==> flow/design.v <==
module VGA_Adjust_Speed(clk, rst, push, switch,	hsync, vsync, rgb);
input clk, rst;
input [1:0] push; 
input [2:0] switch;
output hsync, vsync;
output [2:0] rgb;
wire video_on;
wire [9:0] pixel_x, pixel_y;
vgaSync vgaSync(.clk(clk), .rst(rst), .hsync(hsync), .vsync(vsync), .video_on(video_on), .p_tick(), .pixel_x(pixel_x), .pixel_y(pixel_y));
pixelGeneration pixelGeneration(.clk(clk), .rst(rst), .push(push), .switch(switch), .pixel_x(pixel_x), .pixel_y(pixel_y), .video_on(video_on), .rgb(rgb));
endmodule
`timescale 1ns / 1ps
module pixelGeneration(clk, rst, push, switch, pixel_x, pixel_y, video_on, rgb);
input clk, rst;
input [1:0] push;
input [2:0] switch;
input [9:0] pixel_x, pixel_y;
input video_on;
output reg [2:0] rgb;
wire square_on, refr_tick;
localparam MAX_X = 640;
localparam MAX_Y = 480;
localparam SQUARE_SIZE = 40;
reg [9:0]vel_next, vel_reg;
reg direction_next, direction_reg;
reg push_reg0, push_reg1;
wire [9:0] square_x_left, square_x_right; 
reg [9:0] square_x_reg, square_x_next;
always @(posedge clk) begin
	if(rst) begin
		square_x_reg <= 320;
		vel_reg <= 1;
		direction_reg <= 0;
	end
	else begin
		square_x_reg <= #1 square_x_next;
		vel_reg <= #1 vel_next;
		direction_reg <= #1 direction_next;
		push_reg0 <= #1 push[0];
		push_reg1 <= #1 push[1];
	end
end
assign refr_tick = (pixel_y ==481) && (pixel_x ==0);
assign square_x_left = square_x_reg;
assign square_x_right = square_x_left + SQUARE_SIZE - 1;
assign posPush0 = ~push_reg0 && push[0];
assign posPush1 = ~push_reg1 && push[1];  
always @(*) begin
	rgb = 3'b000;
	if(video_on) begin
		if(square_on)
			rgb = switch;
		else
			rgb = 3'b110;
	end
end
assign square_on = ((pixel_x > square_x_left) && (pixel_x < square_x_right)) && ((pixel_y > 220) && (pixel_y < 260));
always @(*) begin
	square_x_next = square_x_reg;
	vel_next = vel_reg;
	direction_next = direction_reg;
	if ((square_x_right > MAX_X)) begin  
		direction_next = 1;  
	end
	else if (square_x_reg < 1) begin 
		direction_next = 0;
	end
	if (posPush0  ) begin
		vel_next = vel_reg + 1;  
	end
	else if (posPush1 && (0 < vel_reg)) begin
		vel_next = vel_reg - 1;
	end
	if(refr_tick) begin
		case (direction_reg)
		0: square_x_next = square_x_reg + vel_reg;
		1: begin 
			if (square_x_reg < vel_reg) 
			square_x_next = 0;
			else
			square_x_next = square_x_reg - vel_reg;
			end
		endcase
	end
end
endmodule
module vgaSync(clk, rst, hsync, vsync, video_on, p_tick, pixel_x, pixel_y);
input clk, rst;
output hsync, vsync, video_on, p_tick;
output [9:0] pixel_x, pixel_y;
parameter HD = 640;  
parameter HF = 48;  
parameter HB = 16;  
parameter HR = 96;  
parameter VD = 480;  
parameter VF = 10;  
parameter VB = 33;  
parameter VR = 2;  
reg mod2;
wire mod2Next;
reg [9:0] h_count, h_countNext;
reg [9:0] v_count, v_countNext;
reg v_sync, h_sync;
wire v_syncNext, h_syncNext;
wire h_end, v_end, pixel_tick;
always @(posedge clk) begin
		mod2 <= #1 mod2Next;
		v_count <= #1 v_countNext;
		h_count <= #1 h_countNext;
		v_sync <= #1 v_syncNext;
		h_sync <= #1 h_syncNext;
end
assign mod2Next = rst ? 0 : ~mod2;
assign pixel_tick = mod2;
assign h_end = (h_count == (HD+HF+HB+HR-1));
assign v_end = (v_count == (VD+VF+VB+VR-1));
always @(*) begin
	h_countNext = h_count;
	if(rst)
		h_countNext = 0;
	else if(pixel_tick)  
		if(h_end)
			h_countNext = 0;
		else
			h_countNext = h_count + 1;
end
always @(*) begin
	v_countNext = v_count;
	if(rst)
		v_countNext = 0;
	else if(pixel_tick & h_end)
		if(v_end)
			v_countNext = 0;
		else
			v_countNext = v_count + 1;
end
assign h_syncNext = rst ? 0 : (h_count >= (HD+HB) && h_count <= (HD+HB+HR-1));
assign v_syncNext = rst ? 0 : (v_count >= (VD+VB) && v_count <= (VD+VB+VR-1));
assign video_on = (h_count < HD) && (v_count < VD);
assign hsync = h_sync;
assign vsync = v_sync;
assign p_tick = mod2;
assign pixel_x = h_count;
assign pixel_y = v_count;
endmodule
### From RTL to reports: VGA_Adjust_Speed

What the tools print for VGA_Adjust_Speed, step after step.
Line numbers count from 1 in the design file above.
A cell with n/a has no value.

| set-up | value |
|---|---|
| top | VGA_Adjust_Speed |
| clock input | clk |
| standard-cell library | sky130hd |
| corner | tt_025C_1v80 |

### After elaboration

Counts by Yosys on the flattened word-level netlist (proc, flatten, opt, wreduce; memories kept). Register bits leave out memories and registers merged into their read ports (data or address). Print and check cells are left out. Cells with the same type and inputs are merged into one.

| operators by class | value |
|---|---|
| add/sub/neg operators | 8 |
| $lt $le $gt $ge | 14 |
| equal/unequal tests | 3 |
| multiplexer cells | 10 |
| bitwise gates (word level) | 5 |
| reductions and logical operators | 13 |

Operators with widths:

| kind | count |
|---|---|
| 10-bit 2-to-1 mux | 5 |
| 10-bit by 1-bit adder with 10-bit output (second input constant) | 3 |
| 10-bit by 1-bit subtractor with 10-bit output (second input constant) | 2 |
| 10-bit < comparator | 2 |
| 10-bit greater-or-equal comparator (second input constant) | 2 |
| 10-bit <= comparator (second input constant) | 2 |
| 10-bit == test (second input constant) | 2 |
| 10-bit by 9-bit < comparator with 1-bit output (second input constant) | 2 |
| 10-bit case mux with 2-bit select | 1 |
| 1-bit logical AND | 10 |
| 1-bit by 10-bit < comparator with 1-bit output (first input constant) | 1 |
| 10-bit by 1-bit < comparator with 1-bit output (second input constant) | 1 |
| 10-bit adder | 1 |
| 10-bit subtractor | 1 |
| 10-bit > comparator | 1 |
| 10-bit > comparator (second input constant) | 1 |
| 10-bit < comparator (second input constant) | 1 |
| 10-bit by 6-bit adder with 10-bit output (second input constant) | 1 |
| 10-bit by 8-bit > comparator with 1-bit output (second input constant) | 1 |
| 10-bit by 9-bit == test with 1-bit output (second input constant) | 1 |
| 10-bit logical NOT | 1 |
| 3-bit 2-to-1 mux | 2 |
| 1-bit NOT | 4 |
| 2-bit nonzero test | 2 |
| 1-bit 2-to-1 mux | 2 |
| 1-bit bitwise AND | 1 |

| word-level totals | value |
|---|---|
| register bits after elaboration | 46 |
| input bits | 7 |
| output and inout port bits | 5 |
| elaborated cells | 63 |

### Longest topological paths

Yosys ltp: most cells in a row. Word level: on the elaborated netlist, between registers, memories and ports. Mapped: between sequential cells and ports; inverters and the memories' decode and read muxes count.

| logic depth | value |
|---|---|
| depth in word-level cells | 7 |
| ABC_AREA | 0 |
| mapped depth | 10 |
| gate-level depth less buffers | 10 |

### Mapped cells and area

The flow's flattened synthesis, as Yosys stat reports it; memories are mapped. The netlist is that of the ABC_AREA named above (0 if unset); the other value can give another one.

| mapped netlist | value |
|---|---|
| cells in the netlist | 489 |
| cell area after synthesis | 3948.8 um^2 |
| area of sequential cells | 940.9 um^2 |
| mapped flip-flops | 46 |
| buffers | 15 |

Cell types:

| type | count | total area (um^2) |
|---|---|---|
| sky130_fd_sc_hd__dfxtp_1 | 44 | 880.845 |
| sky130_fd_sc_hd__ha_1 | 53 | 663.136 |
| sky130_fd_sc_hd__nor2_1 | 57 | 213.955 |
| sky130_fd_sc_hd__xnor2_1 | 21 | 183.926 |
| sky130_fd_sc_hd__xor2_1 | 20 | 175.168 |
| sky130_fd_sc_hd__a21oi_1 | 33 | 165.158 |
| sky130_fd_sc_hd__inv_1 | 39 | 146.39 |
| sky130_fd_sc_hd__nand2_1 | 29 | 108.854 |
| sky130_fd_sc_hd__a211oi_1 | 13 | 97.594 |
| sky130_fd_sc_hd__o21ai_0 | 14 | 70.067 |
| sky130_fd_sc_hd__nor3_1 | 13 | 65.062 |
| sky130_fd_sc_hd__nand4_1 | 10 | 62.56 |
| sky130_fd_sc_hd__a21o_1 | 8 | 60.058 |
| sky130_fd_sc_hd__edfxtp_1 | 2 | 60.058 |
| sky130_fd_sc_hd__fa_1 | 3 | 60.058 |
| sky130_fd_sc_hd__mux2i_1 | 6 | 60.058 |
| sky130_fd_sc_hd__nand3_1 | 11 | 55.053 |
| sky130_fd_sc_hd__nor4_1 | 8 | 50.048 |

Other cell types: 45; their cells: 105.
The figures by module come from a second, unflattened synthesis with its own total; it is not the netlist above.

| second synthesis, totals | value |
|---|---|
| cells (unflattened synthesis) | 548 |
| area (unflattened synthesis) | 4302.9 um^2 |

Each row is one instance without its submodules.

By module:

| module | times used | cells | area (um^2) | sequential area (um^2) |
|---|---|---|---|---|
| pixelGeneration | 1 | 415 | 3113.0 | 480.5 |
| vgaSync | 1 | 133 | 1189.9 | 460.4 |
| VGA_Adjust_Speed | 1 | 0 | 0.0 | 0.0 |

### Worst setup path after synthesis

Source: OpenSTA report_checks on the synthesized netlist (no wires, ideal clock, input and output delay 20% of the period each), path of least setup slack; recovery checks are left aside. Register names are those of the netlist, which keeps one name where synthesis merged equal registers.

| timing after synthesis | value |
|---|---|
| kind | reg2out |
| start point | register pixelGeneration.square_x_reg[3] |
| end point | output port rgb[1] |
| period | 3.07 ns |
| external output delay | 0.614 ns |
| time at the first pin | 0.000 ns |
| data arrival time | 2.338 ns |
| data required time | 2.456 ns |
| slack | 0.118 ns |
| delay of the path | 2.338 ns |
| driving pins on the path | 10 |
| buffers on the path | 1 |
| synthesis period reached | 2.952 ns |

"delay of the path" = arrival - input delay + setup time.
At an output port there is no setup time.
"driving pins on the path" counts driving pins, that of a launching flip-flop among them; a cell with two outputs on the path counts twice.
"synthesis period reached" = period - worst setup slack (recovery checks aside). The figure is calculated, with input and output delays left at 20% of the set period.
The rows between start and end are the longest chain of elaborated cells between them; the timing report does not say that the signal goes this way. Where chains are equally long, one stands for them.
A line is the first line of the expression or statement that the cell stems from. Yosys adds cells for indexed reads and writes and turns some case tables into memories.

| between the ends, after synthesis | value |
|---|---|
| path through | sky130_fd_sc_hd__dfxtp_1 > sky130_fd_sc_hd__inv_1 > sky130_fd_sc_hd__or3_1 > sky130_fd_sc_hd__buf_2 > sky130_fd_sc_hd__and2_1 > sky130_fd_sc_hd__or2_2 > sky130_fd_sc_hd__ha_1 > sky130_fd_sc_hd__o21ai_0 > sky130_fd_sc_hd__a221oi_1 > sky130_fd_sc_hd__o31a_1 |
| cells in the longest elaborated chain | 7 |
| elaborated cells on any way between the ends | 8 |
| RTL lines with such cells | 4 |
| those cells by class | add/sub (2); compare (2); mux (2); reduce/logical (2) |

RTL lines, path after synthesis:

| what | RTL line | RTL |
|---|---|---|
| start, declared | 28 | `reg [9:0] square_x_reg, square_x_next;` |
| start, assigned | 31 | `square_x_reg <= 320;` |
| start, assigned | 36 | `square_x_reg <= #1 square_x_next;` |
| 10-bit by 6-bit adder with 10-bit output | 45 | `assign square_x_right = square_x_left + SQUARE_SIZE - 1;` |
| 10-bit by 1-bit subtractor with 10-bit output | 45 |  |
| 10-bit < comparator | 57 | `assign square_on = ((pixel_x > square_x_left) && (pixel_x < square_x_right)) && ((pixel_y > 220) && (pixel_y < ...` |
| 1-bit logical AND (2 in a row) | 57 |  |
| 3-bit 2-to-1 mux | 51 | `if(square_on)` |
| 3-bit 2-to-1 mux | 50 | `if(video_on) begin` |
| end, declared | 6 | `output [2:0] rgb;` |

### Timing after layout

From the final timing report of stored run 1: the path of least setup slack in the routed layout; clock arrival at registers is part of the times.

| timing after layout | value |
|---|---|
| kind | reg2out |
| start point | register pixelGeneration.square_x_reg[4] |
| end point | output port rgb[2] |
| period | 3.7 ns |
| external output delay | 0.74 ns |
| time at the first pin | 0.29 ns |
| data arrival time | 2.81 ns |
| data required time | 2.96 ns |
| slack | 0.15 ns |
| driving pins on the path | 12 |
| buffers on the path | 2 |

The rows between start and end are the longest chain of elaborated cells between them; the timing report does not say that the signal goes this way. Where chains are equally long, one stands for them.

| between the ends, after layout | value |
|---|---|
| path through | sky130_fd_sc_hd__dfxtp_2 > sky130_fd_sc_hd__inv_2 > sky130_fd_sc_hd__or3_4 > sky130_fd_sc_hd__a21boi_2 > sky130_fd_sc_hd__xnor2_2 > sky130_fd_sc_hd__ha_1 > sky130_fd_sc_hd__a211o_1 > sky130_fd_sc_hd__nor3_2 > sky130_fd_sc_hd__o221ai_2 > sky130_fd_sc_hd__buf_4 > sky130_fd_sc_hd__o31a_1 > sky130_fd_sc_hd__dlygate4sd2_1 |
| cells in the longest elaborated chain | 7 |
| elaborated cells on any way between the ends | 8 |
| RTL lines with such cells | 4 |
| those cells by class | add/sub (2); compare (2); mux (2); reduce/logical (2) |

RTL lines, path after layout:

| what | RTL line | RTL |
|---|---|---|
| start, declared | 28 | `reg [9:0] square_x_reg, square_x_next;` |
| start, assigned | 31 | `square_x_reg <= 320;` |
| start, assigned | 36 | `square_x_reg <= #1 square_x_next;` |
| 10-bit by 6-bit adder with 10-bit output | 45 | `assign square_x_right = square_x_left + SQUARE_SIZE - 1;` |
| 10-bit by 1-bit subtractor with 10-bit output | 45 |  |
| 10-bit < comparator | 57 | `assign square_on = ((pixel_x > square_x_left) && (pixel_x < square_x_right)) && ((pixel_y > 220) && (pixel_y < ...` |
| 1-bit logical AND (2 in a row) | 57 |  |
| 3-bit 2-to-1 mux | 51 | `if(square_on)` |
| 3-bit 2-to-1 mux | 50 | `if(video_on) begin` |
| end, declared | 6 | `output [2:0] rgb;` |

Add stored flow runs of VGA_Adjust_Speed

Settings and measured results of 2 stored flow runs for module VGA_Adjust_Speed (sky130hd), not sorted in any way. The constraints put input and output delay at 20% of the set period each and load the outputs with 0.01 pF.
"allowed time less slack (worst setup path)": the worst setup path's part of the clock period (all of it between registers, 20% less for each end at a port) less its slack. A launch clock that arrives late makes it longer, a capture clock that arrives late makes it shorter.
"power" rests on the timing tool's default activity at the inputs, not on a simulated workload.

## Stored run 1

==> flow/run.sh <==
#!/bin/bash
# the make line also repeats the synthesis and layout settings of config.mk as NAME=value (left out here)
make -C /OpenROAD-flow-scripts/flow DESIGN_CONFIG=/design/flow/config.mk WORK_HOME=/design/flow/orfs CLKGATE_MAP_FILE= finish
==> flow/config.mk <==
export PLATFORM = sky130hd
export DESIGN_NAME = VGA_Adjust_Speed
export DESIGN_NICKNAME = VGA_Adjust_Speed
export VERILOG_FILES = /design/flow/design.v
export SDC_FILE = /design/flow/constraint.sdc
export NUM_CORES = 4
export LEC_CHECK = 0
export CAP_MARGIN = 20
export CORE_MARGIN = 2
export CORE_UTILIZATION = 40
export SLEW_MARGIN = 20
==> flow/constraint.sdc <==
create_clock -name core_clock -period 3.7 [get_ports {clk}]
set_input_delay 0.7400 -clock core_clock [delete_from_list [all_inputs] [get_ports {clk}]]
set_output_delay 0.7400 -clock core_clock [all_outputs]
set_load 0.01 [all_outputs]

| result of stored run 1 | value |
|---|---|
| final worst hold slack | 0.521 ns |
| standard-cell area after layout | 4459.3 um^2 |
| total negative slack | 0.000 ns |
| die size | 10682.3 um^2 |
| utilization | 0.46 |
| mapped cell area after synthesis | 3948.8 um^2 |
| allowed time less slack (worst setup path) | 2.81 ns |
| class of the worst setup path | reg2out |
| setup slack of the worst path | 0.151 ns |
| power | 1729 uW |

## Stored run 2

==> flow/run.sh <==
#!/bin/bash
# the make line also repeats the synthesis and layout settings of config.mk as NAME=value (left out here)
make -C /OpenROAD-flow-scripts/flow DESIGN_CONFIG=/design/flow/config.mk WORK_HOME=/design/flow/orfs CLKGATE_MAP_FILE= finish
==> flow/config.mk <==
export PLATFORM = sky130hd
export DESIGN_NAME = VGA_Adjust_Speed
export DESIGN_NICKNAME = VGA_Adjust_Speed
export VERILOG_FILES = /design/flow/design.v
export SDC_FILE = /design/flow/constraint.sdc
export NUM_CORES = 4
export LEC_CHECK = 0
export CAP_MARGIN = 20
export CORE_MARGIN = 6
export CORE_UTILIZATION = 28
export CTS_CLUSTER_SIZE = 18
export GPL_ROUTABILITY_DRIVEN = 1
export GPL_TIMING_DRIVEN = 0
export PLACE_DENSITY_LB_ADDON = 0.17
export SETUP_SLACK_MARGIN = -0.11
export SLEW_MARGIN = 20
export TNS_END_PERCENT = 55
==> flow/constraint.sdc <==
create_clock -name core_clock -period 3.35 [get_ports {clk}]
set_input_delay 0.6700 -clock core_clock [delete_from_list [all_inputs] [get_ports {clk}]]
set_output_delay 0.6700 -clock core_clock [all_outputs]
set_load 0.01 [all_outputs]

| result of stored run 2 | value |
|---|---|
| total negative slack | 0.000 ns |
| die size | 17096.9 um^2 |
| utilization | 0.335 |
| power | 2008 uW |
| allowed time less slack (worst setup path) | 2.67 ns |
| class of the worst setup path | reg2out |
| setup slack of the worst path | 0.011 ns |
| standard-cell area after layout | 4529.3 um^2 |
| mapped cell area after synthesis | 3948.8 um^2 |
| final worst hold slack | 0.516 ns |
